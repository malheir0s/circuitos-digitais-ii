==> flow/design.v <==
`timescale 1ns / 1ps
`default_nettype none
module updowncounter (
	input  wire clock,
	input wire countup,
	input wire paused,
	output logic [31:0] value = 0  
);
	logic [46:0] clock_counter;
	 always @(posedge clock) begin : mod4_counter
		case ({paused, countup})
		2'b01 : clock_counter <= clock_counter + 1'b1;
		2'b00 : clock_counter <= clock_counter - 1'b1;
		endcase
		value <= clock_counter[46:15];
	end
endmodule
# --- From RTL to reports: updowncounter ---
# What the tools print for updowncounter, step after step.
# Lines are those of the file above, counted from 1.
# Operators: Yosys type, input widths -> output width; for muxes data width and select width s.
design:
  top_module: "updowncounter"
  clock_port: "clock"
  library: "sky130hd"
  lib_corner: "tt_025C_1v80"

# --- After elaboration ---
# Yosys after proc, flatten, opt, wreduce and memory -nomap, before mapping. Memory bits, and registers merged into a memory's read port (data or address), are not among the register bits. Print and check cells are not counted. Equal cells are merged and count once.
word_totals:
  regBits: 79
  wordCells: 8
  inputBits: 3
  output_inout_bits: 32
classes:
  add_sub_neg: 2
  mux: 1
  n_reduce_logical: 2
  eq_ne: 1
ops:
  columns: ["op", "count"]
  rows:
  - ["$pmux 47 s2", 1]
  - ["$add 47x1->47 const B", 1]
  - ["$sub 47x1->47 const B", 1]
  - ["$eq 2x1->1 const B", 1]
  - ["$logic_not 2->1", 1]
  - ["$reduce_bool 2->1", 1]

# --- Longest topological paths ---
# Yosys ltp: most cells in a row. Word level: on the elaborated netlist, between registers, memories and ports. Mapped: between sequential cells and ports; inverters and the memories' decode and read muxes count.
depth:
  depth_word: 2
  abc_area: 0
  ltp_mapped: 17
  mapped_depth_nobuf: 10

# --- After synthesis ---
# Yosys stat after the flow's synthesis: flattened, memories mapped to cells. It holds for the ABC_AREA given above (unset counts as 0); a run with the other value may have another netlist.
by_type:
  columns: ["cell_type", "count", "area_total_um2"]
  rows:
  - ["sky130_fd_sc_hd__edfxtp_1", 47, 1.41E+03]
  - ["sky130_fd_sc_hd__dfxtp_1", 32, 640.614]
  - ["sky130_fd_sc_hd__xnor2_1", 51, 446.678]
  - ["sky130_fd_sc_hd__nand2_1", 47, 176.419]
  - ["sky130_fd_sc_hd__nor2_1", 42, 157.651]
  - ["sky130_fd_sc_hd__nor4_1", 20, 125.12]
  - ["sky130_fd_sc_hd__or3_1", 19, 118.864]
  - ["sky130_fd_sc_hd__a21oi_1", 23, 115.11]
  - ["sky130_fd_sc_hd__buf_2", 23, 115.11]
  - ["sky130_fd_sc_hd__xor2_1", 13, 113.859]
  - ["sky130_fd_sc_hd__or4_1", 14, 105.101]
  - ["sky130_fd_sc_hd__clkbuf_1", 27, 101.347]
  - ["sky130_fd_sc_hd__o22ai_1", 15, 93.84]
  - ["sky130_fd_sc_hd__mux2i_1", 9, 90.086]
  - ["sky130_fd_sc_hd__nand3_1", 17, 85.082]
  - ["sky130_fd_sc_hd__o21ai_0", 17, 85.082]
  - ["sky130_fd_sc_hd__nor3_1", 16, 80.077]
  - ["sky130_fd_sc_hd__nand4_1", 10, 62.56]
# Not listed: further types 51, cells in them 118.
mapped:
  seqArea_um2: 2052.0
  mapped_cells: 560
  ff_cells: 79
  yosys_area_um2: 5101.1

# --- Worst setup path after synthesis ---
# OpenSTA on the mapped netlist: ideal clock, no wires. The path of least setup slack (recovery checks aside). Input and output delay are each 20% of the period. Register names are those of the netlist, which keeps one name where synthesis merged equal registers.
synth_timing:
  kind: "input-to-reg"
  startpoint: "input countup"
  endpoint: "register clock_counter[46]"
  path_delay_ns: 3.446
  arrival_ns: 4.192
  tclk_ns: 5.02
  setup_time_ns: 0.258
  path_buffers: 7
  slack_ns: 0.571
  launch_ns: 1.004
  in_delay_ns: 1.004
  path_stages: 17
  required_time_ns: 4.762
  synth_period_reached_ns: 4.449
# "path_delay_ns" = arrival - input delay + setup time.
# "path_stages" counts driving pins, that of a launching flip-flop among them; a cell with two outputs on the path counts twice.
# "synth_period_reached_ns" = period - worst setup slack (recovery checks aside). The figure is calculated, with input and output delays left at 20% of the set period.
# The rows between start and end are the longest chain of elaborated cells between them; the timing report does not say that the signal goes this way. Where chains are equally long, one stands for them.
# Each line given opens the expression or statement behind the cell; cells for indexed reads and writes are added by Yosys, which also makes memories of some case tables.
# The path ends at the data pin of a flip-flop with enable; ways to the enable are not counted.
synth_via:
  cell_sequence: "sky130_fd_sc_hd__buf_6 sky130_fd_sc_hd__or2_1 sky130_fd_sc_hd__clkbuf_1 sky130_fd_sc_hd__buf_2 sky130_fd_sc_hd__buf_2 sky130_fd_sc_hd__buf_2 sky130_fd_sc_hd__buf_2 sky130_fd_sc_hd__buf_2 sky130_fd_sc_hd__xnor2_1 sky130_fd_sc_hd__ha_1 sky130_fd_sc_hd__nand4_1 sky130_fd_sc_hd__a21boi_0 sky130_fd_sc_hd__o211ai_2 sky130_fd_sc_hd__a2111o_1 sky130_fd_sc_hd__a211o_1 sky130_fd_sc_hd__mux2i_1 sky130_fd_sc_hd__xnor2_1"
  elab_chain_len: 2
synth_rtl:
  columns: ["element", "line", "rtl"]
  rows:
  - ["start: declaration", 5, "input wire countup,"]
  - ["$logic_not 2->1", 11, "case ({paused, countup})"]
  - ["$pmux 47 s2", 11, null]
  - ["end: assignment", 12, "2'b01 : clock_counter <= clock_counter + 1'b1;"]
  - ["end: assignment", 13, "2'b00 : clock_counter <= clock_counter - 1'b1;"]
  - ["end: declaration", 9, "logic [46:0] clock_counter;"]

# --- Path in the finished layout ---
# From the final timing report of entry A: the path of least setup slack in the routed layout; clock arrival at registers is part of the times.
layout_timing:
  kind: "input-to-reg"
  startpoint: "input countup"
  endpoint: "register clock_counter[46]"
  path_stages: 12
  tclk_ns: 2.8
  arrival_ns: 2.97
  slack_ns: -0.06
  launch_ns: 0.56
  path_buffers: 2
  in_delay_ns: 0.56
  setup_time_ns: 0.25
  required_time_ns: 2.91
# The rows between start and end are the longest chain of elaborated cells between them; the timing report does not say that the signal goes this way. Where chains are equally long, one stands for them.
# The path ends at the data pin of a flip-flop with enable; ways to the enable are not counted.
layout_via:
  cell_sequence: "sky130_fd_sc_hd__buf_12 sky130_fd_sc_hd__or2_4 sky130_fd_sc_hd__buf_8 sky130_fd_sc_hd__xnor2_4 sky130_fd_sc_hd__ha_4 sky130_fd_sc_hd__nand4_1 sky130_fd_sc_hd__a21boi_2 sky130_fd_sc_hd__o211ai_2 sky130_fd_sc_hd__a2111o_1 sky130_fd_sc_hd__a211o_1 sky130_fd_sc_hd__mux2i_1 sky130_fd_sc_hd__xnor2_1"
  elab_chain_len: 2
layout_rtl:
  columns: ["element", "line", "rtl"]
  rows:
  - ["start: declaration", 5, "input wire countup,"]
  - ["$logic_not 2->1", 11, "case ({paused, countup})"]
  - ["$pmux 47 s2", 11, null]
  - ["end: assignment", 12, "2'b01 : clock_counter <= clock_counter + 1'b1;"]
  - ["end: assignment", 13, "2'b00 : clock_counter <= clock_counter - 1'b1;"]
  - ["end: declaration", 9, "logic [46:0] clock_counter;"]

# Design updowncounter on sky130hd. What follows are 2 stored runs of the flow, each under its own settings; their order means nothing. The constraints put input and output delay at 20% of the set period each and load the outputs with 0.01 pF.
# "period_reached_ns" means the clock period less the worst setup slack. The figure is calculated, with input and output delays left at 20% of the set period.
# "worst_path_ns": the worst setup path's part of the clock period (all of it between registers, 20% less for each end at a port) less its slack. A launch clock that arrives late makes it longer, a capture clock that arrives late makes it shorter.
# "power_total_uw" is the tool's figure for a default switching activity; nothing was simulated.
runs:
  - name: "entry A"
    settings:
      period_ns: 2.8
      CORE_UTILIZATION: 31
      PLACE_DENSITY: 0.84
      CORE_MARGIN: 5
      CELL_PAD_IN_SITES_GLOBAL_PLACEMENT: 0
      CELL_PAD_IN_SITES_DETAIL_PLACEMENT: 1
      TNS_END_PERCENT: 80
      GPL_TIMING_DRIVEN: 0
      GPL_ROUTABILITY_DRIVEN: 1
      CTS_CLUSTER_DIAMETER: 219
      CAP_MARGIN: 35
      MAX_ROUTING_LAYER: "met5"
      SLEW_MARGIN: 20
    results:
      layout_utilization_pct: 40.8
      setup_worst_slack_ns: -0.060
      period_reached_ns: 2.860
      power_total_uw: 3661
      timing.hold.ws_ns: 0.369
      synthesis_area_um2: 5101.1
      die_area_um2: 19121.4
      worst_path_ns: 2.30
      path_kind: "input-to-reg"
  - name: "entry B"
    settings:
      period_ns: 5.48
      CORE_UTILIZATION: 52
      SETUP_SLACK_MARGIN: 1.17
      PLACE_DENSITY_LB_ADDON: 0.28
      CELL_PAD_IN_SITES_DETAIL_PLACEMENT: 1
      GPL_TIMING_DRIVEN: 0
      CAP_MARGIN: 20
      CORE_MARGIN: 2
      SLEW_MARGIN: 20
    results:
      power_total_uw: 1706
      worst_path_ns: 3.15
      path_kind: "input-to-reg"
      synthesis_area_um2: 5101.1
      layout_utilization_pct: 62.6
      period_reached_ns: 4.242
      timing.hold.ws_ns: 0.368
      die_area_um2: 10618.3
      setup_worst_slack_ns: 1.238
